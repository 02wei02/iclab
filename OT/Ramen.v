==> flow/design.v <==
module Ramen (
    input clk,
    input rst_n,
    input in_valid,
    input selling,
    input portion,
    input [1:0] ramen_type,
    output reg out_valid_order,
    output reg success,
    output reg out_valid_tot,
    output reg [27:0] sold_num,
    output reg [14:0] total_gain
);
  parameter TONKOTSU = 0;
  parameter TONKOTSU_SOY = 1;
  parameter MISO = 2;
  parameter MISO_SOY = 3;
  parameter NOODLE_INIT = 12000;
  parameter BROTH_INIT = 41000;
  parameter TONKOTSU_SOUP_INIT = 9000;
  parameter MISO_INIT = 1000;
  parameter SOY_SAUSE_INIT = 1500;
  parameter SMALL = 1'b0;
  parameter LARGE = 1'b1;
  reg [1:0] cnt_invalid;
  reg [1:0] ramen_type_reg;
  reg portion_reg;
  reg [1:0] state_ns;
  reg [1:0] state_cs;
  parameter IDLE = 2'd0;
  parameter SELL = 2'd1;
  parameter OUT = 2'd2;
  parameter END = 2'd3;
  reg [6:0] num_tonkotsu, num_tonkotsu_cs;
  reg [6:0] num_tonkotsu_soy, num_tonkotsu_soy_cs;
  reg [6:0] num_miso, num_miso_cs;
  reg [6:0] num_miso_soy, num_miso_soy_cs;
  reg [13:0] m_noodle, m_noodle_cs;
  reg [15:0] m_broth, m_broth_cs;
  reg [13:0] m_tonkotsu, m_tonkotsu_cs;
  reg [9:0] m_miso, m_miso_cs;
  reg [10:0] m_soy, m_soy_cs;
  reg [7:0] g_noodle;   
  reg [9:0] g_broth;   
  reg [7:0] g_tonkotsu;   
  reg [5:0] g_soy;   
  reg [5:0] g_miso;   
  reg is_out;
  reg can_sell;
  always @(posedge clk, negedge rst_n) begin
    if (!rst_n) begin
      state_cs <= IDLE;
    end else begin
      state_cs <= state_ns;
    end
  end
  always @(*) begin
    case (state_cs)
      IDLE: begin
        if (selling) begin
          state_ns <= SELL;
        end else begin
          state_ns <= IDLE;
        end
      end
      SELL: begin
        if (in_valid == 0 && is_out == 0) state_ns <= OUT;
        else state_ns <= SELL;
      end
      OUT: begin
        if (selling == 0) begin
          state_ns <= END;
        end else state_ns <= SELL;
      end
      END: begin
        state_ns <= IDLE;
      end
      default: begin
        state_ns <= IDLE;
      end
    endcase
  end
  always @(posedge clk) begin
    if (state_cs == IDLE) begin
      is_out <= 1'b0;
    end else if (out_valid_order) begin
      is_out <= 1'b1;
    end else if (in_valid) begin
      is_out <= 1'b0;
    end
  end
  always @(posedge clk, negedge rst_n) begin
    if (!rst_n) begin
      cnt_invalid <= 0;
    end else begin
      if (in_valid) begin
        cnt_invalid <= cnt_invalid + 1;
      end else begin
        cnt_invalid <= 0;
      end
    end
  end
  always @(posedge clk) begin
    if (in_valid) begin
      if (cnt_invalid == 0) begin
        ramen_type_reg <= ramen_type;
      end else if (cnt_invalid == 1) begin
        portion_reg <= portion;
      end
    end
  end
  always @(*) begin
    g_noodle <= 0;
    if (can_sell) begin
      case (portion_reg)
        1'b0: begin
          g_noodle <= 100;
        end
        default: begin
          g_noodle <= 150;
        end
      endcase
    end
  end
  always @(*) begin
    g_broth <= 0;
    if (can_sell) begin
      case (portion_reg)
        1'b0: begin
          case (ramen_type_reg)
            TONKOTSU: begin
              g_broth <= 300;
            end
            TONKOTSU_SOY: begin
              g_broth <= 300;
            end
            MISO: begin
              g_broth <= 400;
            end
            MISO_SOY: begin
              g_broth <= 300;
            end
            default: begin
              g_broth <= 0;
            end
          endcase
        end
        default: begin
          case (ramen_type_reg)
            TONKOTSU: begin
              g_broth <= 500;
            end
            TONKOTSU_SOY: begin
              g_broth <= 500;
            end
            MISO: begin
              g_broth <= 650;
            end
            MISO_SOY: begin
              g_broth <= 500;
            end
            default: begin
              g_broth <= 0;
            end
          endcase
        end
      endcase
    end
  end
  always @(*) begin
    g_tonkotsu <= 0;
    if (can_sell) begin
      case (portion_reg)
        1'b0: begin
          case (ramen_type_reg)
            TONKOTSU: begin
              g_tonkotsu <= 150;
            end
            TONKOTSU_SOY: begin
              g_tonkotsu <= 100;
            end
            MISO_SOY: begin
              g_tonkotsu <= 70;
            end
            default: begin
              g_tonkotsu <= 0;
            end
          endcase
        end
        default: begin
          case (ramen_type_reg)
            TONKOTSU: begin
              g_tonkotsu <= 200;
            end
            TONKOTSU_SOY: begin
              g_tonkotsu <= 150;
            end
            MISO_SOY: begin
              g_tonkotsu <= 100;
            end
            default: begin
              g_tonkotsu <= 0;
            end
          endcase
        end
      endcase
    end
  end
  always @(*) begin
    g_soy <= 0;
    if (can_sell) begin
      case (portion_reg)
        1'b0: begin
          case (ramen_type_reg)
            TONKOTSU_SOY: begin
              g_soy <= 30;
            end
            MISO_SOY: begin
              g_soy <= 15;
            end
            default: begin
              g_soy <= 0;
            end
          endcase
        end
        default: begin
          case (ramen_type_reg)
            TONKOTSU_SOY: begin
              g_soy <= 50;
            end
            MISO_SOY: begin
              g_soy <= 25;
            end
            default: begin
              g_soy <= 0;
            end
          endcase
        end
      endcase
    end
  end
  always @(*) begin
    g_miso <= 0;
    if (can_sell) begin
      case (portion_reg)
        1'b0: begin
          case (ramen_type_reg)
            MISO: begin
              g_miso <= 30;
            end
            MISO_SOY: begin
              g_miso <= 15;
            end
            default: begin
              g_miso <= 0;
            end
          endcase
        end
        default: begin
          case (ramen_type_reg)
            MISO: begin
              g_miso <= 50;
            end
            MISO_SOY: begin
              g_miso <= 25;
            end
            default: begin
              g_miso <= 0;
            end
          endcase
        end
      endcase
    end
  end
  always @(posedge clk) begin
    case (portion_reg)
      1'b0: begin
        case (ramen_type_reg)
          TONKOTSU: begin
            can_sell <= (m_noodle_cs >= 100 && m_broth_cs >= 300 && m_tonkotsu_cs >= 150) ? 1'b1: 1'b0;
          end
          TONKOTSU_SOY: begin
            can_sell <= (m_noodle_cs >= 100 && m_broth_cs >= 300 && m_tonkotsu_cs >= 100 && m_soy_cs >= 30) ? 1'b1: 1'b0;
          end
          MISO: begin
            can_sell <= (m_noodle_cs >= 100 && m_broth_cs >= 400 && m_miso_cs >= 30) ? 1'b1 : 1'b0;
          end
          MISO_SOY: begin
            can_sell <= (m_noodle_cs >= 100 && m_broth_cs >= 300 && m_tonkotsu_cs >= 70 && m_soy >= 15 && m_miso >= 15) ? 1'b1: 1'b0;
          end
        endcase
      end
      default: begin
        case (ramen_type_reg)
          TONKOTSU: begin
            can_sell <= (m_noodle_cs >= 150 && m_broth_cs >= 500 && m_tonkotsu_cs >= 200) ? 1'b1: 1'b0;
          end
          TONKOTSU_SOY: begin
            can_sell <= (m_noodle_cs >= 150 && m_broth_cs >= 500 && m_tonkotsu_cs >= 150 && m_soy_cs >= 50) ? 1'b1: 1'b0;
          end
          MISO: begin
            can_sell <= (m_noodle_cs >= 150 && m_broth_cs >= 650 && m_miso_cs >= 50) ? 1'b1 : 1'b0;
          end
          MISO_SOY: begin
            can_sell <= (m_noodle_cs >= 150 && m_broth_cs >= 500 && m_tonkotsu_cs >= 100 && m_soy_cs >= 25 && m_miso_cs >= 25) ? 1'b1: 1'b0;
          end
        endcase
      end
    endcase
  end
  always @(*) begin
    case (state_cs)
      OUT: begin
        m_noodle <= m_noodle_cs - g_noodle;
        m_broth <= m_broth_cs - g_broth;
        m_tonkotsu <= m_tonkotsu_cs - g_tonkotsu;
        m_miso <= m_miso_cs - g_miso;
        m_soy <= m_soy_cs - g_soy;
      end
      default: begin
        m_noodle <= m_noodle_cs;
        m_broth <= m_broth_cs;
        m_tonkotsu <= m_tonkotsu_cs;
        m_miso <= m_miso_cs;
        m_soy <= m_soy_cs;
      end
    endcase
  end
  always @(posedge clk, negedge rst_n) begin
    if (!rst_n) begin
      m_noodle_cs <= NOODLE_INIT;
      m_broth_cs <= BROTH_INIT;
      m_tonkotsu_cs <= TONKOTSU_SOUP_INIT;
      m_miso_cs <= MISO_INIT;
      m_soy_cs <= SOY_SAUSE_INIT;
    end else if (state_cs == IDLE) begin
      m_noodle_cs <= NOODLE_INIT;
      m_broth_cs <= BROTH_INIT;
      m_tonkotsu_cs <= TONKOTSU_SOUP_INIT;
      m_miso_cs <= MISO_INIT;
      m_soy_cs <= SOY_SAUSE_INIT;
    end else begin
      m_noodle_cs <= m_noodle;
      m_broth_cs <= m_broth;
      m_tonkotsu_cs <= m_tonkotsu;
      m_miso_cs <= m_miso;
      m_soy_cs <= m_soy;
    end
  end
  always @(posedge clk, negedge rst_n) begin
    if (!rst_n) begin
      num_tonkotsu_cs <= 0;
      num_tonkotsu_soy_cs <= 0;
      num_miso_cs <= 0;
      num_miso_soy_cs <= 0;
    end else if (state_cs == IDLE) begin
      num_tonkotsu_cs <= 0;
      num_tonkotsu_soy_cs <= 0;
      num_miso_cs <= 0;
      num_miso_soy_cs <= 0;
    end else begin
      num_tonkotsu_cs <= num_tonkotsu;
      num_tonkotsu_soy_cs <= num_tonkotsu_soy;
      num_miso_cs <= num_miso;
      num_miso_soy_cs <= num_miso_soy;
    end
  end
  always @(*) begin
    num_tonkotsu <= num_tonkotsu_cs;
    if (state_cs == OUT && can_sell) begin
      if (ramen_type_reg == TONKOTSU) begin
        num_tonkotsu <= num_tonkotsu_cs + 1'b1;
      end else begin
        num_tonkotsu <= num_tonkotsu_cs;
      end
    end
  end
  always @(*) begin
    num_tonkotsu_soy <= num_tonkotsu_soy_cs;
    if (state_cs == OUT && can_sell) begin
      if (ramen_type_reg == TONKOTSU_SOY) begin
        num_tonkotsu_soy <= num_tonkotsu_soy_cs + 1'b1;
      end else begin
        num_tonkotsu_soy <= num_tonkotsu_soy_cs;
      end
    end
  end
  always @(*) begin
    num_miso <= num_miso_cs;
    if (state_cs == OUT && can_sell) begin
      if (ramen_type_reg == MISO) begin
        num_miso <= num_miso_cs + 1'b1;
      end else begin
        num_miso <= num_miso_cs;
      end
    end
  end
  always @(*) begin
    num_miso_soy <= num_miso_soy_cs;
    if (state_cs == OUT && can_sell) begin
      if (ramen_type_reg == MISO_SOY) begin
        num_miso_soy <= num_miso_soy_cs + 1'b1;
      end else begin
        num_miso_soy <= num_miso_soy_cs;
      end
    end
  end
  always @(*) begin
    if (state_cs == OUT) out_valid_order <= 1'b1;
    else out_valid_order <= 1'b0;
  end
  always @(*) begin
    if (state_cs == OUT) begin
      success <= can_sell;
    end else success <= 1'b0;
  end
  always @(*) begin
    if (state_cs == END) begin
      out_valid_tot <= 1'b1;
    end else out_valid_tot <= 1'b0;
  end
  always @(*) begin
    if (state_cs == END) begin
      sold_num <= {num_tonkotsu_cs, num_tonkotsu_soy_cs, num_miso_cs, num_miso_soy_cs};
    end else sold_num <= 28'b0;
  end
  always @(*) begin
    if (state_cs == END) begin
      total_gain <= (num_tonkotsu_cs * 8'd200) + (num_tonkotsu_soy_cs * 8'd250) + (num_miso_cs * 8'd200) + (num_miso_soy_cs * 8'd250);
    end else total_gain <= 15'b0;
  end
endmodule
Step by step through the tools: Ramen. Tool output for the design above, in the order of the flow. Line numbers count from 1 in the design file above. Library cell names are shortened. A cell with n/a has no value.

Top: Ramen. Clock: clk. Library: sky130hd. Corner: tt_025C_1v80.

After elaboration. Yosys after proc, flatten, opt, wreduce and memory -nomap, before mapping. Memory bits, and registers merged into a memory's read port (data or address), are not among the register bits. Print and check cells are not counted. Equal cells are merged and count once.

The figure for bits in latches is 0. The figure for memory bits (read-only) is 0. The figure for memory bits (writable) is 0. The figure for word width x clocked read ports is 0. For register bits after elaboration the number is 102. For input bits the number is 7. For cells after elaboration the number is 160. For memories the number is 0.

Under multiplexer cells stands 63. Under order comparisons stands 18. $add $sub $neg: 13. The figure for reduce/logical cells is 37. Under $mul stands 4. The figure for divide/modulo/power cells is 0. Bitwise logic cells: 3. Shifts and indexed selects: 0. For eq/ne operators the number is 7.

Operators by type and width (number): multiplier 7 x 7 -> 14 bit with constant B (2); multiplier 7 x 5 -> 12 bit with constant B (2); two-way mux 7 bit (12); two-way mux 14 bit (4); greater-or-equal comparator 16 x 9 -> 1 bit with constant B (3); case mux 8 bit (select 3 bit) (2); adder 15 bit (3); greater-or-equal comparator 14 x 7 -> 1 bit with constant B (3); greater-or-equal comparator 14 x 8 -> 1 bit with constant B (3); case mux 10 bit (select 2 bit) (2); two-way mux 10 bit (4); two-way mux 16 bit (2); two-way mux 8 bit (4); subtractor 14 x 8 -> 14 bit (2); adder 7 x 1 -> 7 bit with constant B (4); two-way mux 28 bit (1); case mux 6 bit (select 2 bit) (2); two-way mux 6 bit (4); greater-or-equal comparator 11 x 5 -> 1 bit with constant B (2); two-way mux 11 bit (2); logical AND 1 bit (20); greater-or-equal comparator 10 x 5 -> 1 bit with constant B (2); case mux 5 bit (select 2 bit) (2); subtractor 16 x 10 -> 16 bit (1); greater-or-equal comparator 16 x 10 -> 1 bit with constant B (1); two-way mux 15 bit (1); two-way mux 1 bit (15); nonzero test 2 bit (7).

Other operator kinds: 17; their cells: 33.

Logic depth. Yosys ltp: most cells in a row. Word level: on the elaborated netlist, between registers, memories and ports. Mapped: between sequential cells and ports; inverters and the memories' decode and read muxes count.

Under depth in word-level cells stands 12. Under ABC_AREA stands 0. For gate-level depth with buffers the number is 25. The figure for mapped depth without buffers is 25.

Netlist. The flow's flattened synthesis, as Yosys stat reports it; memories are mapped. The netlist is that of the ABC_AREA named above (0 if unset); the other value can give another one.

Cells by type: ha_1 (number 182, area in all 2.28E+03 µm²); dfrtp_1 (number 66, area in all 1.65E+03 µm²); fa_1 (number 67, area in all 1.34E+03 µm²); dfstp_2 (number 30, area in all 788.256 µm²); xnor2_1 (number 68, area in all 595.571 µm²); inv_1 (number 157, area in all 589.315 µm²); nor2_1 (number 117, area in all 439.171 µm²); xor2_1 (number 34, area in all 297.786 µm²); and2_1 (number 47, area in all 294.032 µm²); a21oi_1 (number 55, area in all 275.264 µm²); o21ai_0 (number 42, area in all 210.202 µm²); nand2_1 (number 55, area in all 206.448 µm²); a21o_1 (number 26, area in all 195.187 µm²); mux2i_1 (number 17, area in all 170.163 µm²); nor3_1 (number 27, area in all 135.13 µm²); nor2b_1 (number 19, area in all 118.864 µm²); clkbuf_1 (number 27, area in all 101.347 µm²); nand2b_1 (number 16, area in all 100.096 µm²).

Not listed: further types 51, cells in them 174.

The entry for standard cells after synthesis reads 1226. The figure for buffers is 31. For flip-flop cells the number is 101. Under area of sequential cells stands 2570.0 µm². Under synthesis area stands 11194.5 µm².

Path before layout. OpenSTA on the mapped netlist: ideal clock, no wires. The path of least setup slack (recovery checks aside). Input and output delay are each 20% of the period. Register names are those of the netlist, which keeps one name where synthesis merged equal registers.

Kind: register to output. Start point: reg num_tonkotsu_soy_cs[0]. End point: out total_gain[14]. For clock period the number is 8630 ps. The entry for slack reads 803 ps. Buffers on the path: 0. The figure for driving pins on the path is 25. For path delay the number is 6101 ps. Under required time stands 6904 ps. For time at the first pin the number is 0 ps. The entry for data arrival time reads 6101 ps. Synthesis period reached: 7827 ps.

"path delay" = arrival - input delay + setup time. A path that ends at an output port has no setup time. "driving pins on the path" counts driving pins, that of a launching flip-flop among them; a cell with two outputs on the path counts twice. "synthesis period reached" is the clock period less the worst setup slack; recovery checks do not enter. This is arithmetic on one report: input and output delays are still those of the set period (20% each). Between the ends stands the longest chain of elaborated cells between them, by number of cells; it is not shown to be the way that was timed. Of several equally long chains one is given. A line is the first line of the expression or statement that the cell stems from. Yosys adds cells for indexed reads and writes and turns some case tables into memories. A register here has more assigning lines than the two given.

Cell sequence: dfrtp_1 -> fa_1 -> xor2_1 -> ha_1 -> inv_1 -> fa_1 -> fa_1 -> inv_1 -> ha_1 -> inv_1 -> o21bai_1 -> a21oi_1 -> o21bai_1 -> a21oi_1 -> nor3_1 -> a311oi_1 -> fa_1 -> fa_1 -> xnor2_1 -> xnor2_1 -> xnor2_1 -> xnor3_1 -> xnor2_1 -> xnor2_1 -> and2_1. The figure for cells in the longest elaborated chain is 5. Under elaborated cells on any way between the ends stands 5.

RTL lines, path post-synthesis: from (decl) (RTL line 35) `reg [6:0] num_tonkotsu_soy, num_tonkotsu_soy_cs;`; from (assign) (RTL line 353) `num_tonkotsu_soy_cs <= 0;`; from (assign) (RTL line 363) `num_tonkotsu_soy_cs <= num_tonkotsu_soy;`; multiplier 7 x 7 -> 14 bit (RTL line 429) `total_gain <= (num_tonkotsu_cs * 8'd200) + (num_tonkotsu_soy_cs * 8'd250) + (num_miso_cs * 8'd200) + (num_miso ...`; adder 15 bit x3 (RTL line 429); two-way mux 15 bit (RTL line 428) `if (state_cs == END) begin`; to (decl) (RTL line 12) `output reg [14:0] total_gain`.

Timing after layout. From the final timing report of flow run A: the path of least setup slack in the routed layout; clock arrival at registers is part of the times. The path's times are printed in steps of 10 ps; the period is the one set.

Kind: register to output. Start point: reg num_tonkotsu_soy_cs[0]. End point: out total_gain[14]. The entry for data arrival time reads 6670 ps. The figure for driving pins on the path is 28. For time at the first pin the number is 360 ps. Buffers on the path: 2. Under required time stands 5900 ps. The entry for slack reads -780 ps. For clock period the number is 7370 ps.

Between the ends stands the longest chain of elaborated cells between them, by number of cells; it is not shown to be the way that was timed. Of several equally long chains one is given. A register here has more assigning lines than the two given.

Cell sequence: dfrtp_2 -> buf_4 -> ha_4 -> ha_1 -> inv_1 -> fa_1 -> inv_2 -> fa_2 -> ha_4 -> nor2b_4 -> nor2_1 -> nor2_2 -> nor2_1 -> xnor2_1 -> fa_1 -> inv_1 -> fa_1 -> inv_2 -> ha_4 -> nor3_2 -> o21ai_2 -> o2111ai_4 -> o22ai_2 -> o41a_1 -> xnor2_1 -> xnor2_1 -> and2_1 -> buf_2. The figure for cells in the longest elaborated chain is 5. Under elaborated cells on any way between the ends stands 5.

RTL lines, path post-layout: from (decl) (RTL line 35) `reg [6:0] num_tonkotsu_soy, num_tonkotsu_soy_cs;`; from (assign) (RTL line 353) `num_tonkotsu_soy_cs <= 0;`; from (assign) (RTL line 363) `num_tonkotsu_soy_cs <= num_tonkotsu_soy;`; multiplier 7 x 7 -> 14 bit (RTL line 429) `total_gain <= (num_tonkotsu_cs * 8'd200) + (num_tonkotsu_soy_cs * 8'd250) + (num_miso_cs * 8'd200) + (num_miso ...`; adder 15 bit x3 (RTL line 429); two-way mux 15 bit (RTL line 428) `if (state_cs == END) begin`; to (decl) (RTL line 12) `output reg [14:0] total_gain`.

# Flow runs of Ramen

Design Ramen on sky130hd. What follows are 2 stored runs of the flow, each under its own settings; their order means nothing. The constraints put input and output delay at 20% of the set period each and load the outputs with 0.01 pF. "clock period reached": clock period set for the run, less the worst setup slack. It is reckoned from that one timing run; input and output delays stay at 20% of the period that was set.

Files of flow run A:
==> flow/run.sh <==
#!/bin/bash
# the make line also repeats the synthesis and layout settings of config.mk as NAME=value (left out here)
make -C /OpenROAD-flow-scripts/flow DESIGN_CONFIG=/design/flow/config.mk WORK_HOME=/design/flow/orfs CLKGATE_MAP_FILE= finish
==> flow/config.mk <==
export PLATFORM = sky130hd
export DESIGN_NAME = Ramen
export DESIGN_NICKNAME = Ramen
export VERILOG_FILES = /design/flow/design.v
export SDC_FILE = /design/flow/constraint.sdc
export NUM_CORES = 4
export LEC_CHECK = 0
export ABC_AREA = 0
export CAP_MARGIN = 20
export CORE_MARGIN = 2
export CORE_UTILIZATION = 43
export GPL_ROUTABILITY_DRIVEN = 0
export PLACE_DENSITY = 0.95
export SLEW_MARGIN = 20
==> flow/constraint.sdc <==
create_clock -name core_clock -period 7.37 [get_ports {clk}]
set_input_delay 1.4740 -clock core_clock [delete_from_list [all_inputs] [get_ports {clk}]]
set_output_delay 1.4740 -clock core_clock [all_outputs]
set_load 0.01 [all_outputs]

Results of flow run A. For the clock period reached the run shows 8145 ps. The measured worst hold slack after layout is 449 ps. The measured worst slack on setup checks is -775 ps. The measured utilization in the final report is 51.7 %. For the Yosys chip area after synthesis the run shows 11194.5 µm². The die size is 27340.6 µm².

Files of flow run B:
==> flow/run.sh <==
#!/bin/bash
# the make line also repeats the synthesis and layout settings of config.mk as NAME=value (left out here)
make -C /OpenROAD-flow-scripts/flow DESIGN_CONFIG=/design/flow/config.mk WORK_HOME=/design/flow/orfs CLKGATE_MAP_FILE= finish
==> flow/config.mk <==
export PLATFORM = sky130hd
export DESIGN_NAME = Ramen
export DESIGN_NICKNAME = Ramen
export VERILOG_FILES = /design/flow/design.v
export SDC_FILE = /design/flow/constraint.sdc
export NUM_CORES = 4
export LEC_CHECK = 0
export CAP_MARGIN = 20
export CELL_PAD_IN_SITES_DETAIL_PLACEMENT = 1
export CORE_MARGIN = 8
export CORE_UTILIZATION = 17
export CTS_CLUSTER_SIZE = 19
export MIN_ROUTING_LAYER = met2
export PLACE_DENSITY_LB_ADDON = 0.18
export SETUP_SLACK_MARGIN = 2.77
export SLEW_MARGIN = 20
==> flow/constraint.sdc <==
create_clock -name core_clock -period 11.9 [get_ports {clk}]
set_input_delay 2.3800 -clock core_clock [delete_from_list [all_inputs] [get_ports {clk}]]
set_output_delay 2.3800 -clock core_clock [all_outputs]
set_load 0.01 [all_outputs]

Results of flow run B. The measured utilization in the final report is 20.4 %. For the clock period reached the run shows 8887 ps. The measured worst hold slack after layout is 445 ps. The measured worst slack on setup checks is 3013 ps. The die size is 74316.2 µm². For the Yosys chip area after synthesis the run shows 11194.5 µm².
