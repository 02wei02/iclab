==> flow/design.v <==
module CLK_1_MODULE (
    clk,
    rst_n,
    in_valid,
    in_row,
    in_kernel,
    out_idle,
    handshake_sready,
    handshake_din,
    flag_handshake_to_clk1,
    flag_clk1_to_handshake,
    fifo_empty,
    fifo_rdata,
    fifo_rinc,
    out_valid,
    out_data,
    flag_clk1_to_fifo,
    flag_fifo_to_clk1
);
  input clk;
  input rst_n;
  input in_valid;
  input [17:0] in_row;
  input [11:0] in_kernel;
  input out_idle;
  output reg handshake_sready;
  output reg [29:0] handshake_din;
  input flag_handshake_to_clk1;
  output flag_clk1_to_handshake;
  input fifo_empty;
  input [7:0] fifo_rdata;
  output fifo_rinc;
  output reg out_valid;
  output reg [7:0] out_data;
  output flag_clk1_to_fifo;
  input flag_fifo_to_clk1;
  integer i, j, k;
  reg [2:0] cnt;
  reg [3:0] in_cnt;
  reg [7:0] out_cnt;
  reg [17:0] in_row_reg[0:5];
  reg [11:0] in_kernel_reg[0:5];
  reg d_flag1, d_flag2, d_flag3;
  reg out_ok_lag1;
  reg out_ok_lag2;
  reg out_valid_q;
  reg finish_flag;
  always @(posedge clk or negedge rst_n) begin
    if (!rst_n) begin
      cnt <= 0;
    end else begin
      if (out_cnt == 149) begin
        cnt <= 0;
      end else if (cnt == 5) begin
        cnt <= cnt;
      end else if (in_valid) begin
        cnt <= cnt + 1'b1;
      end
    end
  end
  always @(posedge clk, negedge rst_n) begin
    if (!rst_n) begin
      for (i = 0; i < 6; i = i + 1) begin
        in_row_reg[i] <= 0;
        in_kernel_reg[i] <= 0;
      end
    end else begin
      if (in_valid) begin
        in_row_reg[cnt] <= in_row;
        in_kernel_reg[cnt] <= in_kernel;
      end
    end
  end
  always @(posedge clk or negedge rst_n) begin
    if (!rst_n) begin
      handshake_din <= 0;
    end else begin
      if (cnt != 0 && out_idle) begin
        handshake_din <= {in_row_reg[in_cnt], in_kernel_reg[in_cnt]};
      end
    end
  end
  always @(posedge clk or negedge rst_n) begin
    if (!rst_n) begin
      in_cnt <= 0;
    end else begin
      if (out_cnt == 149) begin
        in_cnt <= 0;
      end else if (in_cnt == 5) begin
        in_cnt <= in_cnt;
      end else if (cnt != 0 && out_idle) begin
        in_cnt <= in_cnt + 1'b1;
      end
    end
  end
  always @(posedge clk or negedge rst_n) begin
    if (!rst_n) begin
      d_flag1 <= 1'b0;
    end else begin
      if (out_cnt == 149) begin
        d_flag1 <= 1'b0;
      end else if (in_cnt == 5 && out_idle) begin
        d_flag1 <= 1'b1;
      end
    end
  end
  always @(posedge clk or negedge rst_n) begin
    if (!rst_n) begin
      d_flag2 <= 1'b0;
    end else begin
      if (out_cnt == 149) begin
        d_flag2 <= 1'b0;
      end else if (d_flag1 && out_idle) begin
        d_flag2 <= 1'b1;
      end
    end
  end
  always @(posedge clk or negedge rst_n) begin
    if (!rst_n) begin
      d_flag3 <= 1'b0;
    end else begin
      if (out_cnt == 149) begin
        d_flag3 <= 1'b0;
      end else if (d_flag2 && out_idle) begin
        d_flag3 <= 1'b1;
      end
    end
  end
  always @(posedge clk, negedge rst_n) begin
    if (!rst_n) begin
      handshake_sready <= 1'b0;
    end else begin
      if (d_flag3) begin
        handshake_sready <= 1'b0;
      end else if (cnt != 0 && out_idle && !d_flag2) begin
        handshake_sready <= 1'b1;
      end
    end
  end
  always @(*) begin
    out_valid_q = (fifo_empty) ? 1'b0 : 1'b1;
  end
  assign fifo_rinc = out_valid_q;
  always @(posedge clk, negedge rst_n) begin
    if (!rst_n) begin
      out_ok_lag1 <= 1'b0;
    end else begin
      out_ok_lag1 <= out_valid_q;
    end
  end
  always @(posedge clk, negedge rst_n) begin
    if (!rst_n) begin
      out_ok_lag2 <= 1'b0;
    end else begin
      out_ok_lag2 <= out_ok_lag1;
    end
  end
  always @(posedge clk, negedge rst_n) begin
    if (!rst_n) begin
      out_valid <= 1'b0;
      out_data  <= 0;
    end else begin
      if (out_valid && finish_flag) begin
        out_valid <= 1'b0;
        out_data  <= 0;
      end else if (out_ok_lag2) begin
        out_valid <= 1'b1;
        out_data  <= fifo_rdata;
      end else begin
        out_valid <= 1'b0;
        out_data  <= 0;
      end
    end
  end
  always @(posedge clk, negedge rst_n) begin
    if (!rst_n) begin
      finish_flag <= 1'b0;
    end else begin
      if (out_cnt == 149) begin
        finish_flag <= 1'b1;
      end else begin
        finish_flag <= 1'b0;
      end
    end
  end
  always @(posedge clk, negedge rst_n) begin
    if (!rst_n) begin
      out_cnt <= 0;
    end else begin
      if (out_valid && finish_flag) begin
        out_cnt <= 0;
      end else if (out_cnt == 149) begin
        out_cnt <= out_cnt;
      end else if (out_ok_lag2) begin
        out_cnt <= out_cnt + 1'b1;
      end
    end
  end
endmodule
module CLK_2_MODULE (
    clk,
    rst_n,
    in_valid,
    fifo_full,
    in_data,
    out_valid,
    out_data,
    busy,
    flag_handshake_to_clk2,
    flag_clk2_to_handshake,
    flag_fifo_to_clk2,
    flag_clk2_to_fifo
);
  input clk;
  input rst_n;
  input in_valid;
  input fifo_full;
  input [29:0] in_data;
  output reg out_valid;
  output reg [7:0] out_data;
  output reg busy;
  input flag_handshake_to_clk2;
  output flag_clk2_to_handshake;
  input flag_fifo_to_clk2;
  output flag_clk2_to_fifo;
  integer i, j, k;
  reg [17:0] in_row_reg[0:5];
  reg [11:0] in_kernel_reg[0:5];
  reg [2:0] in_cnt;
  reg [7:0] out_cnt;
  reg in_flag;   
  reg out_flag;
  reg ok_flag1;
  reg ok_flag2;
  reg start_out_flag;
  reg [2:0] kernel_cnt;
  reg [4:0] k_cnt;
  reg [2:0] r_xcnt;
  reg [2:0] r_ycnt;
  reg [2:0] m00, m01, m10, m11;
  always @(posedge clk, negedge rst_n) begin
    if (!rst_n) begin
      in_flag <= 1'b0;
    end else begin
      in_flag <= (in_valid) ? 1'b1 : 1'b0;
    end
  end
  always @(posedge clk, negedge rst_n) begin
    if (!rst_n) begin
      in_cnt <= 0;
    end else begin
      if (ok_flag2) begin
        in_cnt <= 0;
      end else if (in_cnt == 5) begin
        in_cnt <= in_cnt;
      end else if (!in_flag && in_valid) begin
        in_cnt <= in_cnt + 1'b1;
      end
    end
  end
  always @(posedge clk, negedge rst_n) begin
    if (!rst_n) begin
      for (i = 0; i < 6; i = i + 1) begin
        in_row_reg[i] <= 0;
        in_kernel_reg[i] <= 0;
      end
    end else begin
      if (in_valid && !in_flag) begin
        in_row_reg[in_cnt] <= in_data[12+:18];
        in_kernel_reg[in_cnt] <= in_data[0+:12];
      end
    end
  end
  always @(posedge clk, negedge rst_n) begin
    if (!rst_n) begin
      out_flag <= 1'b0;
    end else begin
      if (ok_flag2) begin
        out_flag <= 1'b0;
      end else if (in_cnt == 5 && busy) begin
        out_flag <= 1'b1;
      end
    end
  end
  always @(posedge clk, negedge rst_n) begin
    if (!rst_n) begin
      ok_flag1 <= 1'b0;
    end else begin
      if (ok_flag2) begin
        ok_flag1 <= 1'b0;
      end else if (!fifo_full && out_cnt == 149) begin
        ok_flag1 <= 1'b1;
      end
    end
  end
  always @(posedge clk, negedge rst_n) begin
    if (!rst_n) begin
      ok_flag2 <= 1'b0;
    end else begin
      ok_flag2 <= (ok_flag1 && !fifo_full) ? 1'b1 : 1'b0;
    end
  end
  always @(posedge clk, negedge rst_n) begin
    if (!rst_n) begin
      busy <= 1'b0;
    end else begin
      busy <= (in_valid && !in_flag) ? 1'b1 : 1'b0;
    end
  end
  always @(posedge clk, negedge rst_n) begin
    if (!rst_n) begin
      start_out_flag <= 1'b0;
    end else begin
      if (ok_flag2) begin
        start_out_flag <= 1'b0;
      end else if (out_flag && busy) begin
        start_out_flag <= 1'b1;
      end
    end
  end
  always @(posedge clk, negedge rst_n) begin
    if (!rst_n) begin
      out_cnt <= 0;
    end else begin
      if (ok_flag2) begin
        out_cnt <= 0;
      end else if (out_cnt == 149) begin
        out_cnt <= out_cnt;
      end else if (start_out_flag && !fifo_full) begin
        out_cnt <= out_cnt + 1'b1;
      end
    end
  end
  always @(*) begin
    out_valid = 1'b0;
    if (ok_flag1 && !fifo_full) begin
      out_valid = 1'b0;
    end else if (start_out_flag && !fifo_full) begin
      out_valid = 1'b1;
    end
  end
  always @(*) begin
    out_data = 0;
    if (start_out_flag && !fifo_full) begin
      out_data = (in_kernel_reg[kernel_cnt][0+:3] * m00) + 
									(in_kernel_reg[kernel_cnt][3+:3] * m01) + 
									(in_kernel_reg[kernel_cnt][6+:3] * m10) + 
									(in_kernel_reg[kernel_cnt][9+:3] * m11);
    end
  end
  always @(posedge clk, negedge rst_n) begin
    if (!rst_n) begin
      k_cnt <= 0;
      kernel_cnt <= 0;
    end else begin
      if (ok_flag2) begin
        k_cnt <= 0;
        kernel_cnt <= 0;
      end else if (start_out_flag && !fifo_full) begin
        if (k_cnt == 24) begin
          k_cnt <= 0;
          kernel_cnt <= kernel_cnt + 1'b1;
        end else begin
          k_cnt <= k_cnt + 1'b1;
        end
      end
    end
  end
  always @(posedge clk, negedge rst_n) begin
    if (!rst_n) begin
      r_xcnt <= 0;
      r_ycnt <= 0;
    end else begin
      if (ok_flag2) begin
        r_xcnt <= 0;
        r_ycnt <= 0;
      end else if (start_out_flag && !fifo_full) begin
        if (r_ycnt == 4 && r_xcnt == 4) begin
          r_xcnt <= 0;
          r_ycnt <= 0;
        end else if (r_xcnt == 4) begin
          r_xcnt <= 0;
          r_ycnt <= r_ycnt + 1'b1;
        end else begin
          r_xcnt <= r_xcnt + 1'b1;
        end
      end
    end
  end
  always @(*) begin
    m00 = in_row_reg[r_ycnt][(r_xcnt*3)+:3];
    m01 = in_row_reg[r_ycnt][((r_xcnt*3)+3)+:3];
    m10 = in_row_reg[r_ycnt+1][(r_xcnt*3)+:3];
    m11 = in_row_reg[r_ycnt+1][(r_xcnt*3+3)+:3];
  end
endmodule
; Reports on CLK_2_MODULE
; The steps from the RTL of CLK_2_MODULE to its reports follow in flow order.
; Lines are those of the file above, counted from 1.
; Operators: Yosys type, input widths -> output width; for muxes data width and select width s.
; Not given: --
[inputs]
top = CLK_2_MODULE
clk_port = clk
library = sky130hd
lib_corner = tt_025C_1v80

; Word level
; Source: Yosys, flattened and elaborated. Widths are those after wreduce. Registers that Yosys merges into a memory's read port (data or address) are not register bits. Print and check cells do not count.
[op_classes]
n_addsub = 11
n_mul = 5
equal = 25
shift = 4
mux = 36
reduce_logical = 30
[op_table]
columns = op, n
row1 = $pmux 18 s6, 2
row2 = $shiftx 18x32->3, 3
row3 = $mul 3x3->6, 4
row4 = $pmux 12 s6, 1
row5 = $mux 3, 14
row6 = $mux 8, 4
row7 = $eq 3x3->1 const B, 9
row8 = $eq 3x2->1 const B, 8
row9 = $reduce_and 2->1, 10
row10 = $shiftx 18x7->3, 1
row11 = $add 3x1->3 const B, 5
row12 = $mux 5, 3
row13 = $reduce_bool 2->1, 6
row14 = $eq 3x1->1 const B, 4
row15 = $logic_not 3->1, 4
row16 = $mux 12, 1
row17 = $mux 1, 11
row18 = $mul 3x2->5 const B, 1
row19 = $add 7x6->8, 1
row20 = $add 8x1->8 const B, 1
row21 = $add 8x6->8, 1
row22 = $eq 8x8->1 const B, 1
row23 = $logic_and 1x1->1, 7
row24 = $add 6x6->7, 1
row25 = $add 5x2->6 const B, 1
row26 = $add 5x1->5 const B, 1
row27 = $eq 5x5->1 const B, 1
row28 = $ne 2x2->1 const B, 2
; Not listed: further kinds 2, cells in them 3.
[bits]
reg_bits = 211
out_inout_bits = 12
elab_cells = 135
inputBits = 36

; Depth
; Longest topological path by Yosys (ltp), each cell counted once; first at word level (registers and memories cut), then after technology mapping (sequential cells cut; the memories' decode and read muxes count).
[depth]
word_depth = 8
abc_area = 0
mapped_depth = 31
depth_no_buf = 25

; Synthesis result
; Source: synth_stat.txt of the flow (Yosys; design flattened, memories mapped). It holds for the ABC_AREA given above (unset counts as 0); a run with the other value may have another netlist.
; The area totals of this step are shown rounded.
[synth_totals]
ffs = 211
buffers = 77
sequential_area_um2 = 5280
synth_area_um2 = 12100
mapped_cells = 1079
[types]
columns = cell, n, type_area_um2
row1 = sky130_fd_sc_hd__dfrtp_1, 211, 5.28E+03
row2 = sky130_fd_sc_hd__mux2_2, 184, 2.07E+03
row3 = sky130_fd_sc_hd__ha_1, 42, 525.504
row4 = sky130_fd_sc_hd__fa_1, 25, 500.48
row5 = sky130_fd_sc_hd__a22oi_1, 43, 322.81
row6 = sky130_fd_sc_hd__a222oi_1, 21, 210.202
row7 = sky130_fd_sc_hd__inv_1, 53, 198.941
row8 = sky130_fd_sc_hd__nand2_1, 52, 195.187
row9 = sky130_fd_sc_hd__nor2_1, 52, 195.187
row10 = sky130_fd_sc_hd__a221oi_1, 22, 192.685
row11 = sky130_fd_sc_hd__a21oi_1, 33, 165.158
row12 = sky130_fd_sc_hd__clkbuf_1, 40, 150.144
row13 = sky130_fd_sc_hd__a31oi_1, 20, 125.12
row14 = sky130_fd_sc_hd__o21ai_0, 23, 115.11
row15 = sky130_fd_sc_hd__o211ai_1, 15, 112.608
row16 = sky130_fd_sc_hd__nor2b_1, 17, 106.352
row17 = sky130_fd_sc_hd__a22o_1, 12, 105.101
row18 = sky130_fd_sc_hd__buf_2, 21, 105.101
; Other cell types: 52; their cells: 193.

; Path before layout
; Source: OpenSTA report_checks on the synthesized netlist (no wires, ideal clock, input and output delay 20% of the period each), path of least setup slack; recovery checks are left aside. Register names are those of the netlist, which keeps one name where synthesis merged equal registers.
[synth_path]
path_kind = reg-to-output
from = register r_ycnt[2]
to = output port out_data[6]
stages = 28
arrival_time_ns = 6.031
out_delay_ns = 1.664
path_delay_ns = 6.031
path_slack_ns = 0.625
clock_period_ns = 8.32
required_time_ns = 6.656
t_first_pin_ns = 0.000
n_path_buf = 5
period_less_setup_slack_ns = 7.695
; "path_delay_ns" = arrival - input delay + setup time.
; A path that ends at an output port has no setup time.
; "stages" counts driving pins, that of a launching flip-flop among them; a cell with two outputs on the path counts twice.
; "period_less_setup_slack_ns" is the clock period less the worst setup slack; recovery checks do not enter. This is arithmetic on one report: input and output delays are still those of the set period (20% each).
; The rows between start and end are the longest chain of elaborated cells between them; the timing report does not say that the signal goes this way. Where chains are equally long, one stands for them.
; A line is the first line of the expression or statement that the cell stems from. Yosys adds cells for indexed reads and writes and turns some case tables into memories.
; At most two assigning lines are given for a register; there are more.
[synth_via]
path_cell_list = sky130_fd_sc_hd__dfrtp_1 > sky130_fd_sc_hd__buf_6 > sky130_fd_sc_hd__buf_2 > sky130_fd_sc_hd__inv_1 > sky130_fd_sc_hd__ha_1 > sky130_fd_sc_hd__buf_2 > sky130_fd_sc_hd__nor4b_2 > sky130_fd_sc_hd__or2_1 > sky130_fd_sc_hd__buf_4 > sky130_fd_sc_hd__buf_4 > sky130_fd_sc_hd__a2111oi_0 > sky130_fd_sc_hd__a211oi_1 > sky130_fd_sc_hd__nand3_1 > sky130_fd_sc_hd__nor2_1 > sky130_fd_sc_hd__fa_1 > sky130_fd_sc_hd__inv_1 > sky130_fd_sc_hd__fa_1 > sky130_fd_sc_hd__inv_1 > sky130_fd_sc_hd__fa_1 > sky130_fd_sc_hd__fa_1 > sky130_fd_sc_hd__fa_1 > sky130_fd_sc_hd__inv_1 > sky130_fd_sc_hd__fa_1 > sky130_fd_sc_hd__inv_1 > sky130_fd_sc_hd__a21o_1 > sky130_fd_sc_hd__a21oi_1 > sky130_fd_sc_hd__xor2_1 > sky130_fd_sc_hd__nor2_1
elab_chain_cells = 8
cells_between = 27
cone_classes = add/sub: 4; mul: 4; eq/ne: 10; shift: 4; mux: 3; reduce/logical: 2
[synth_lines]
columns = element, line
row1 = "start, declared", 239  ; reg [2:0] r_ycnt;
row2 = "start, assigned", 372  ; r_ycnt <= 0;
row3 = "start, assigned", 383  ; r_ycnt <= r_ycnt + 1'b1;
row4 = $eq 3x3->1, 391  ; m00 = in_row_reg[r_ycnt][(r_xcnt*3)+:3];
row5 = $pmux 18 s6, 391
row6 = $shiftx 18x32->3, 391
row7 = $mul 3x3->6, 345  ; out_data = (in_kernel_reg[kernel_cnt][0+:3] * m00) +
row8 = $add 6x6->7, 345
row9 = $add 7x6->8, 345
row10 = $add 8x6->8, 345
row11 = $mux 8, 344  ; if (start_out_flag && !fifo_full) begin
row12 = "end, declared", 220  ; output reg [7:0] out_data;

; Path in the finished layout
; Path of least setup slack in the final report of run 1 (OpenROAD, finished layout, wires in). Where an end is a register, its clock arrival counts in the times.
[layout_path]
path_kind = reg-to-output
from = register r_ycnt[2]
to = output port out_data[7]
required_time_ns = 8.00
path_slack_ns = 1.17
out_delay_ns = 2.00
stages = 27
t_first_pin_ns = 0.52
n_path_buf = 4
arrival_time_ns = 6.83
clock_period_ns = 10.0
; The rows between start and end are the longest chain of elaborated cells between them; the timing report does not say that the signal goes this way. Where chains are equally long, one stands for them.
; At most two assigning lines are given for a register; there are more.
[layout_via]
path_cell_list = sky130_fd_sc_hd__dfrtp_2 > sky130_fd_sc_hd__inv_2 > sky130_fd_sc_hd__ha_4 > sky130_fd_sc_hd__buf_12 > sky130_fd_sc_hd__nor4b_4 > sky130_fd_sc_hd__or2_4 > sky130_fd_sc_hd__buf_12 > sky130_fd_sc_hd__buf_16 > sky130_fd_sc_hd__nor3_2 > sky130_fd_sc_hd__o32a_1 > sky130_fd_sc_hd__a221oi_2 > sky130_fd_sc_hd__nand2b_1 > sky130_fd_sc_hd__fa_2 > sky130_fd_sc_hd__inv_2 > sky130_fd_sc_hd__fa_2 > sky130_fd_sc_hd__fa_2 > sky130_fd_sc_hd__inv_2 > sky130_fd_sc_hd__fa_1 > sky130_fd_sc_hd__inv_1 > sky130_fd_sc_hd__fa_2 > sky130_fd_sc_hd__ha_1 > sky130_fd_sc_hd__a21o_1 > sky130_fd_sc_hd__a21oi_2 > sky130_fd_sc_hd__nor2b_1 > sky130_fd_sc_hd__o21ai_1 > sky130_fd_sc_hd__a21oi_1 > sky130_fd_sc_hd__buf_2
elab_chain_cells = 8
cells_between = 27
cone_classes = add/sub: 4; mul: 4; eq/ne: 10; shift: 4; mux: 3; reduce/logical: 2
[layout_lines]
columns = element, line
row1 = "start, declared", 239  ; reg [2:0] r_ycnt;
row2 = "start, assigned", 372  ; r_ycnt <= 0;
row3 = "start, assigned", 383  ; r_ycnt <= r_ycnt + 1'b1;
row4 = $eq 3x3->1, 391  ; m00 = in_row_reg[r_ycnt][(r_xcnt*3)+:3];
row5 = $pmux 18 s6, 391
row6 = $shiftx 18x32->3, 391
row7 = $mul 3x3->6, 345  ; out_data = (in_kernel_reg[kernel_cnt][0+:3] * m00) +
row8 = $add 6x6->7, 345
row9 = $add 7x6->8, 345
row10 = $add 8x6->8, 345
row11 = $mux 8, 344  ; if (start_out_flag && !fifo_full) begin
row12 = "end, declared", 220  ; output reg [7:0] out_data;

; Record of 2 stored runs of the RTL-to-layout flow on CLK_2_MODULE, platform sky130hd. The runs are unordered. Constraints: input delay and output delay 20% of the set period each, output load 0.01 pF.
; By "period_reached_ns" is meant the clock period of the run minus its worst setup slack. This is arithmetic on one report: input and output delays are still those of the set period (20% each).
; "timing.worst_path_ns" = time allowed to the worst setup path (clock period - input delay - output delay, where it has them) - its slack; a late launch clock adds to it, a late capture clock takes from it.
; The measured numbers are rounded.

[run 1: settings]
period_ns = 10.0
CORE_UTILIZATION = 35
SETUP_SLACK_MARGIN = 2.11
PLACE_DENSITY_LB_ADDON = 0.18
CORE_ASPECT_RATIO = 1.9
CELL_PAD_IN_SITES_DETAIL_PLACEMENT = 2
ABC_AREA = 0
GPL_TIMING_DRIVEN = 1
CAP_MARGIN = 20
CORE_MARGIN = 2
SLEW_MARGIN = 20
[run 1: results]
finish.utilization_frac = 0.427
timing.worst_path_ns = 6.83
critical_path_type = reg-to-output
final_setup_tns_ns = 0.000
holdWs_ns = 0.494
period_reached_ns = 8.828
synth_chip_area_um2 = 12100
worstSetupSlack_ns = 1.17
die_footprint_um2 = 36200

[run 2: settings]
period_ns = 13.3
CORE_UTILIZATION = 23
PLACE_DENSITY_LB_ADDON = 0.07
HOLD_SLACK_MARGIN = -0.1
CELL_PAD_IN_SITES_GLOBAL_PLACEMENT = 0
TNS_END_PERCENT = 45
CTS_CLUSTER_DIAMETER = 78
CAP_MARGIN = 15
SLEW_MARGIN = 40
MIN_ROUTING_LAYER = met2
CORE_MARGIN = 2
[run 2: results]
finish.utilization_frac = 0.272
timing.worst_path_ns = 8.53
critical_path_type = reg-to-output
final_setup_tns_ns = 0.000
holdWs_ns = 0.495
period_reached_ns = 11.194
synth_chip_area_um2 = 12100
worstSetupSlack_ns = 2.11
die_footprint_um2 = 54500
