==> flow/design.v <==
module BB (
    input       clk,
    input       rst_n,
    input       in_valid,
    input [1:0] inning,     
    input       half,       
    input [2:0] action,     
    output reg       out_valid,   
    output reg [7:0] score_A,     
    output reg [7:0] score_B,     
    output reg [1:0] result       
  );
  parameter WALK = 3'd0;
  parameter H1 = 3'd1;
  parameter H2 = 3'd2;
  parameter H3 = 3'd3;
  parameter HR = 3'd4;
  parameter BUNT = 3'd5;
  parameter GROUND = 3'd6;
  parameter FLY = 3'd7;
  parameter OUT0 = 2'd0;
  parameter OUT1 = 2'd1;
  parameter OUT2 = 2'd2;
  parameter OUT3 = 2'd3;
  reg [3:0] scoreA_ns, scoreB_ns;   
  reg [2:0] run;
  reg       out_valid_ns;
  reg [1:0] out;
  reg [1:0] out_ns;
  reg [1:0] result_ns;
  reg       countB;
  reg [3:0] score_cs, score_ns;
  always @(posedge clk, negedge rst_n)
  begin
    if (!rst_n)
    begin
      score_A <= 8'd0;
    end
    else
    case (1'b1)
      (out_valid):
      begin
        score_A <= 8'b0;
      end
      (half == 0 && in_valid): score_A <= score_ns;
      default:
      begin
        score_A <= score_A;
      end
    endcase
  end
  always @(posedge clk, negedge rst_n)
  begin
    if (!rst_n)
    begin
      score_B <= 8'd0;
    end
    else
    begin
      case (1'b1)
        (out_valid):
        begin
          score_B <= 8'b0;
        end
        (half == 1 && in_valid && !countB):
        begin
          score_B <= score_ns;
        end
        default:
          score_B <= score_B;
      endcase
    end
  end
  always @(posedge clk)
  begin
    score_cs <= score_ns;
  end
  always @(posedge clk, negedge rst_n)
  begin
    if (!rst_n)
    begin
      out_valid <= 1'b0;
    end
    else
    begin
      out_valid <= out_valid_ns;
    end
  end
  always @(posedge clk)
  begin
    out_valid_ns <= (out_ns == 3 && half == 1 && inning == 3) ? 1 : 0;
  end
  always @(posedge clk, negedge rst_n)
  begin
    if (!rst_n)
    begin
      out <= 2'b0;
    end
    else if (out_ns == 3)
      out <= 1'b0;
    else
      out <= out_ns;
  end
  always @(posedge clk, negedge rst_n)
  begin
    if (!rst_n)
    begin
      result <= 2'b0;
    end
    else
      result <= result_ns;
  end
  wire [3:0]                          score_temp;
  wire [3:0] score1 = 1 + score_temp;
  wire [3:0] score2 = 2 + score_temp;
  wire [3:0] score3 = 3 + score_temp;
  assign score_temp = (half) ? score_B : score_A;
  wire run3 = (run[2] && run[1] && run[0]);
  always @(*)
  begin
    case (action)
      WALK:
      begin
        score_ns = (run3) ? score1 : score_temp;
      end
      H1:
      begin
        case (out)
          OUT0, OUT1:
          begin
            score_ns = (run[2]) ? score1 : score_temp;
          end
          OUT2:
          begin
            case ({
                      run[2], run[1]
                    })
              2'b01:
                score_ns = score1;
              2'b10:
                score_ns = score1;
              2'b11:
                score_ns = score2;
              default:
                score_ns = score_temp;
            endcase
          end
          default:
            score_ns = score_temp;
        endcase
      end
      H2:
      begin
        case (out)
          OUT0, OUT1:
          begin
            case ({
                      run[2], run[1]
                    })
              2'b01:
                score_ns = score1;
              2'b10:
                score_ns = score1;
              2'b11:
                score_ns = score2;
              default:
                score_ns = score_temp;
            endcase
          end
          OUT2:
          begin
            case (run)
              3'b001:
                score_ns = score1;
              3'b010:
                score_ns = score1;
              3'b100:
                score_ns = score1;
              3'b011:
                score_ns = score2;
              3'b110:
                score_ns = score2;
              3'b101:
                score_ns = score2;
              3'b111:
                score_ns = score3;
              default:
                score_ns = score_temp;
            endcase
          end
          default:
            score_ns = score_temp;
        endcase
      end
      H3:
      begin
        case (run)
          3'b001:
            score_ns = score1;
          3'b010:
            score_ns = score1;
          3'b100:
            score_ns = score1;
          3'b011:
            score_ns = score2;
          3'b110:
            score_ns = score2;
          3'b101:
            score_ns = score2;
          3'b111:
            score_ns = score3;
          default:
            score_ns = score_temp;
        endcase
      end
      HR:
      begin
        case (run)
          3'b000:
            score_ns = score1;
          3'b001:
            score_ns = score2;
          3'b010:
            score_ns = score2;
          3'b100:
            score_ns = score2;
          3'b111:
            score_ns = score_temp + 4;
          default:
            score_ns = score3;
        endcase
      end
      BUNT:
      begin
        score_ns = (run[2]) ? score1 : score_temp;
      end
      GROUND:
      begin
        case (out)
          OUT0:
          begin
            score_ns = (run[2]) ? score1 : score_temp;
          end
          OUT1:
          begin
            score_ns = (run[2] && ~run[0]) ? score1 : score_temp;
          end
          default:
            score_ns = score_temp;
        endcase
      end
      FLY:
      begin
        case (out)
          OUT0, OUT1:
          begin
            score_ns = (run[2]) ? score1 : score_temp;
          end
          default:
            score_ns = score_temp;
        endcase
      end
      default:
        score_ns = score_temp;
    endcase
  end
  always @(*)
  begin
    if (in_valid)
    begin
      case (action)
        BUNT:
          out_ns = out + 1;
        GROUND:
        begin
          case (out)
            OUT0, OUT1:
              out_ns = (run[0]) ? out + 2 : out + 1;
            OUT2:
              out_ns = 2'd3;
            default:
              out_ns = out;
          endcase
        end
        FLY:
        begin
          out_ns = out + 1;
        end
        default:
          out_ns = out;
      endcase
    end
    else
      out_ns = out;
  end
  always @(posedge clk, negedge rst_n)
  begin
    if (!rst_n)
    begin
      run <= 3'b000;   
    end
    else
    case (1'b1)
      (out_valid):
      begin
        run <= 3'b000;
      end
      (in_valid):
      begin
        case (action)
          WALK:
          begin
            case (run)
              4'b000:
                run <= 3'b001;
              4'b001:
                run <= 3'b011;
              4'b010:
                run <= 3'b011;
              4'b011:
                run <= 3'b111;
              4'b100:
                run <= 3'b101;
              default:
                run <= 3'b111;
            endcase
          end
          H1:
          begin
            case (out)
              OUT0, OUT1:
              begin
                run[2] <= run[1];
                run[1] <= run[0];
                run[0] <= 1'b1;
              end
              OUT2:
              begin
                run[2] <= run[0];
                run[1] <= 1'b0;   
                run[0] <= 1'b1;
              end
              default:
                run <= run;
            endcase
          end
          H2:
          begin
            case (out)
              OUT0, OUT1:
              begin
                run[2] <= run[0];
                run[1] <= 1'b1;   
                run[0] <= 1'b0;
              end
              OUT2:
              begin
                run <= 3'b010;
              end
              default:
                run <= run;
            endcase
          end
          H3:
          begin
            run <= 3'b100;
          end
          HR:
          begin
            run <= 3'b000;
          end
          BUNT:
          begin
            run[2] <= run[1];
            run[1] <= run[0];
            run[0] <= 1'b0;
          end
          GROUND:
          begin
            case (out)
              OUT0:
              begin
                run[2] <= run[1];
                run[1] <= 1'b0;
                run[0] <= 1'b0;
              end
              OUT1:
              begin
                if (run[0])
                begin
                  run <= 3'b000;
                end
                else
                begin
                  run[2] <= run[1];
                  run[1] <= 1'b0;
                  run[0] <= 1'b0;
                end
              end
              OUT2:
              begin
                run <= 3'b000;
              end
              default:
                run <= run;
            endcase
          end
          FLY:
          begin
            case (out)
              OUT0, OUT1:
              begin
                if (run[2])
                begin
                  run[2] <= 1'b0;
                  run[1] <= run[1];
                  run[0] <= run[0];
                end
                else
                begin
                  run <= run;
                end
              end
              OUT2:
              begin
                run <= 3'b000;
              end
              default:
                run <= run;
            endcase
          end
          default:
            run <= 3'b000;
        endcase
      end
      default:
        run <= run;
    endcase
  end
  always @(posedge clk)
  begin
    case (1'b1)
      (out_valid):
      begin
        countB <= 1'b0;
      end
      (half == 0 && inning == 3 && in_valid):
      begin
        countB <= result;
      end
      default:
        countB <= countB;
    endcase
  end
  always @(*)
  begin
    result_ns = (score_A[3:0] > score_B[3:0]) ? 0 : (score_B[3:0] > score_A[3:0]) ? 1 : 2;
  end
endmodule
==> From RTL to reports: BB <==
Tool output for the design above, in the order of the flow.
Lines are those of the file above, counted from 1.
Operators carry their Yosys type and port widths (W data, S select, Z words).
Library cell names are shortened.
{ "inputs": {"top": "BB", "clock": "clk", "cell_library": "sky130hd", "lib_corner": "tt_025C_1v80"} }

==> Word level <==
Yosys after proc, flatten, opt, wreduce and memory -nomap, before mapping. Memory bits, and registers merged into a memory's read port (data or address), are not among the register bits. Print and check cells are not counted. Equal cells are merged and count once.
{ "op_classes": {"add_sub_neg": 6, "mul": 0, "div_mod_pow": 0, "n_cmp": 2, "equal": 30, "n_shift": 0, "mux": 42, "n_logic": 2, "n_reduce_logical": 31} }
{ "op_table": {"columns": ["cell", "n"], "rows": [
  ["$pmux W4 S8", 1],
  ["$pmux W4 S2", 4],
  ["$mux W8", 4],
  ["$eq A3 B3 Y1 const B", 8],
  ["$pmux W4 S3", 2],
  ["$mux W4", 5],
  ["$ne A3 B3 Y1 const B", 5],
  ["$reduce_or A3 Y1", 5],
  ["$mux W1", 13],
  ["$reduce_or A2 Y1", 6],
  ["$eq A3 B2 Y1 const B", 4],
  ["$logic_and A1 B1 Y1", 10],
  ["$eq A2 B2 Y1 const B", 5],
  ["$reduce_and A5 Y1", 2],
  ["$mux W2", 5],
  ["$add A2 B4 Y4 const A", 2],
  ["$gt A4 B4 Y1", 2],
  ["$ne A4 B4 Y1 const B", 2],
  ["$pmux W1 S8", 1],
  ["$pmux W2 S2", 2],
  ["$pmux W1 S7", 1],
  ["$reduce_bool A2 Y1", 3],
  ["$eq A3 B1 Y1 const B", 2],
  ["$logic_not A3 Y1", 2],
  ["$ne A5 B5 Y1 const B", 1],
  ["$pmux W1 S5", 1],
  ["$add A1 B4 Y4 const A", 1],
  ["$eq A2 B1 Y1 const B", 2]
]} }
Other operator kinds: 10; their cells: 12.
{ "word_totals": {"register_bits": 26, "latch_bits": 0, "ramBits": 0, "rom_bits": 0, "clocked_rd_ports_x_width": 0, "memories": 0, "word_cells": 123} }

==> Longest topological paths <==
Yosys ltp: most cells in a row. Word level: on the elaborated netlist, between registers, memories and ports. Mapped: between sequential cells and ports; inverters and the memories' decode and read muxes count.
{ "depth": {"word_depth": 9, "ABC_AREA": 0, "depth_mapped": 13, "mapped_depth_nobuf": 10} }

==> Synthesis result <==
The flow's flattened synthesis, as Yosys stat reports it; memories are mapped. The netlist is that of the ABC_AREA named above (0 if unset); the other value can give another one.
{ "mapped": {"cells": 399, "synth_area_um2": 2889.0, "seq_area_um2": 440.4, "ffs": 18} }
{ "by_type": {"columns": ["cell", "n", "area_total_um2"], "rows": [
  ["dfrtp_1", 16, 400.384],
  ["ha_1", 15, 187.68],
  ["a21oi_1", 30, 150.144],
  ["nor3_1", 23, 115.11],
  ["xnor2_1", 13, 113.859],
  ["nand2_1", 29, 108.854],
  ["nor2_1", 26, 97.594],
  ["nand3_1", 19, 95.091],
  ["o21ai_0", 19, 95.091],
  ["buf_4", 11, 82.579],
  ["clkbuf_1", 22, 82.579],
  ["mux2i_4", 3, 67.565],
  ["o211ai_1", 9, 67.565],
  ["inv_1", 17, 63.811],
  ["mux2i_1", 6, 60.058],
  ["o22ai_1", 8, 50.048],
  ["a211oi_1", 6, 45.043],
  ["a21o_1", 6, 45.043]
]} }
Not listed: further types 56, cells in them 121.

==> Worst setup path after synthesis <==
OpenSTA on the mapped netlist: ideal clock, no wires. The path of least setup slack (recovery checks aside). Input and output delay are each 20% of the period. Register names are those of the netlist, which keeps one name where synthesis merged equal registers.
{ "synth_timing": {"path_kind": "in2reg", "from": "input half", "to": "register (name not given)", "clock_period_ns": 3.16, "input_delay_ns": 0.632, "setup_ns": 0.096, "launch_ns": 0.632, "arrival_ns": 2.854, "path_slack_ns": 0.209, "delay_ns": 2.318, "driving_pins": 12, "synth_period_reached_ns": 2.951} }
"delay_ns" is the arrival time less input delay plus setup time.
"driving_pins" counts driving pins, that of a launching flip-flop among them; a cell with two outputs on the path counts twice.
"synth_period_reached_ns" is the clock period less the worst setup slack; recovery checks do not enter. This is arithmetic on one report: input and output delays are still those of the set period (20% each).
Between the ends stands the longest chain of elaborated cells between them, by number of cells; it is not shown to be the way that was timed. Of several equally long chains one is given.
A line is the first line of the expression or statement that the cell stems from. Yosys adds cells for indexed reads and writes and turns some case tables into memories.
{ "synth_between": {"path_cell_list": "buf_6 -> mux2i_4 -> inv_2 -> buf_2 -> ha_1 -> clkbuf_1 -> and3_1 -> a2111oi_2 -> o221ai_1 -> a311oi_2 -> mux2i_1 -> o31ai_1", "elab_chain_len": 7} }
{ "synth_rtl": {"columns": ["element", "line_no", "source"], "rows": [
  ["from (decl)", 6, "input       half,"],
  ["$mux W4", 117, null],
  ["$add A1 B4 Y4", 114, null],
  ["$mux W4", 257, null],
  ["$mux W4", 254, "case (out)"],
  ["$pmux W4 S8", 121, "case (action)"],
  ["$mux W8 (2 in a row)", 60, "case (1'b1)"],
  ["to (assign)", 67, null],
  ["to (assign)", 70, null],
  ["to (decl)", 10, null]
]} }

==> Path in the finished layout <==
From the final timing report of run 1: the path of least setup slack in the routed layout; clock arrival at registers is part of the times.
{ "layout_timing": {"path_kind": "reg2reg", "from": "register (name not given)", "to": "register (name not given)", "clock_period_ns": 1.99, "setup_ns": 0.11, "launch_ns": 0.26, "arrival_ns": 2.61, "path_slack_ns": -0.47, "driving_pins": 11} }
Between the ends stands the longest chain of elaborated cells between them, by number of cells; it is not shown to be the way that was timed. Of several equally long chains one is given.
{ "layout_between": {"path_cell_list": "dfrtp_1 -> mux2i_4 -> inv_2 -> ha_4 -> and2_4 -> nand3_4 -> mux2_4 -> o2111a_1 -> a32oi_2 -> a41oi_2 -> mux2_4", "elab_chain_len": 7} }
{ "layout_rtl": {"columns": ["element", "line_no", "source"], "rows": [
  ["from (decl)", 10, null],
  ["from (assign)", 67, null],
  ["from (assign)", 70, null],
  ["$mux W4", 117, null],
  ["$add A1 B4 Y4", 114, null],
  ["$mux W4", 257, null],
  ["$mux W4", 254, "case (out)"],
  ["$pmux W4 S8", 121, "case (action)"],
  ["$mux W8 (2 in a row)", 60, "case (1'b1)"],
  ["to (assign)", 67, null],
  ["to (assign)", 70, null],
  ["to (decl)", 10, null]
]} }

Ticket comment

Measured data: module BB, platform sky130hd, 2 stored runs of the flow under differing settings, order arbitrary. Input and output delays are each 20% of the period that was set; the output load is 0.01 pF.
By "clock_period_reached_ns" is meant the clock period of the run minus its worst setup slack. This is arithmetic on one report: input and output delays are still those of the set period (20% each).
"timing.worst_path_ns" is the time allowed to the run's worst setup path (the clock period less input and output delay, where it has them) less its slack. Clock arrival times count: a late capture clock shortens it, a late launch clock lengthens it.
"total_power_mw": no workload was simulated; the value follows from the tool's default switching activity.
[
  {
    "run": "run 1",
    "settings": { "period_ns": 1.99, "CORE_UTILIZATION": 26, "SETUP_SLACK_MARGIN": 0.06, "PLACE_DENSITY": 0.56, "HOLD_SLACK_MARGIN": -0.01, "CELL_PAD_IN_SITES_DETAIL_PLACEMENT": 1, "MIN_ROUTING_LAYER": "met1", "CAP_MARGIN": 20, "CORE_MARGIN": 2, "SLEW_MARGIN": 20 },
    "results": { "synth_chip_area_um2": 2889.0, "die_footprint_um2": 11970.5, "final_cell_area_um2": 4743.3, "finish.utilization_pct": 43.8, "worstSetupSlack_ns": -0.468, "final_setup_tns_ns": -2.941, "ws_hold_ns": 0.331, "total_power_mw": 7.361, "clock_period_reached_ns": 2.458, "timing.worst_path_ns": 2.46, "worst_setup_path_type": "reg2reg" }
  },
  {
    "run": "run 2",
    "settings": { "period_ns": 2.23, "CORE_UTILIZATION": 54, "SETUP_SLACK_MARGIN": 0.63, "CORE_MARGIN": 7, "CELL_PAD_IN_SITES_GLOBAL_PLACEMENT": 3, "TNS_END_PERCENT": 35, "GPL_TIMING_DRIVEN": 1, "GPL_ROUTABILITY_DRIVEN": 1, "CTS_CLUSTER_DIAMETER": 74, "CAP_MARGIN": 35, "SLEW_MARGIN": 35, "MAX_ROUTING_LAYER": "met4" },
    "outcome": "did not finish, placement stopped with GPL-0301"
  }
]
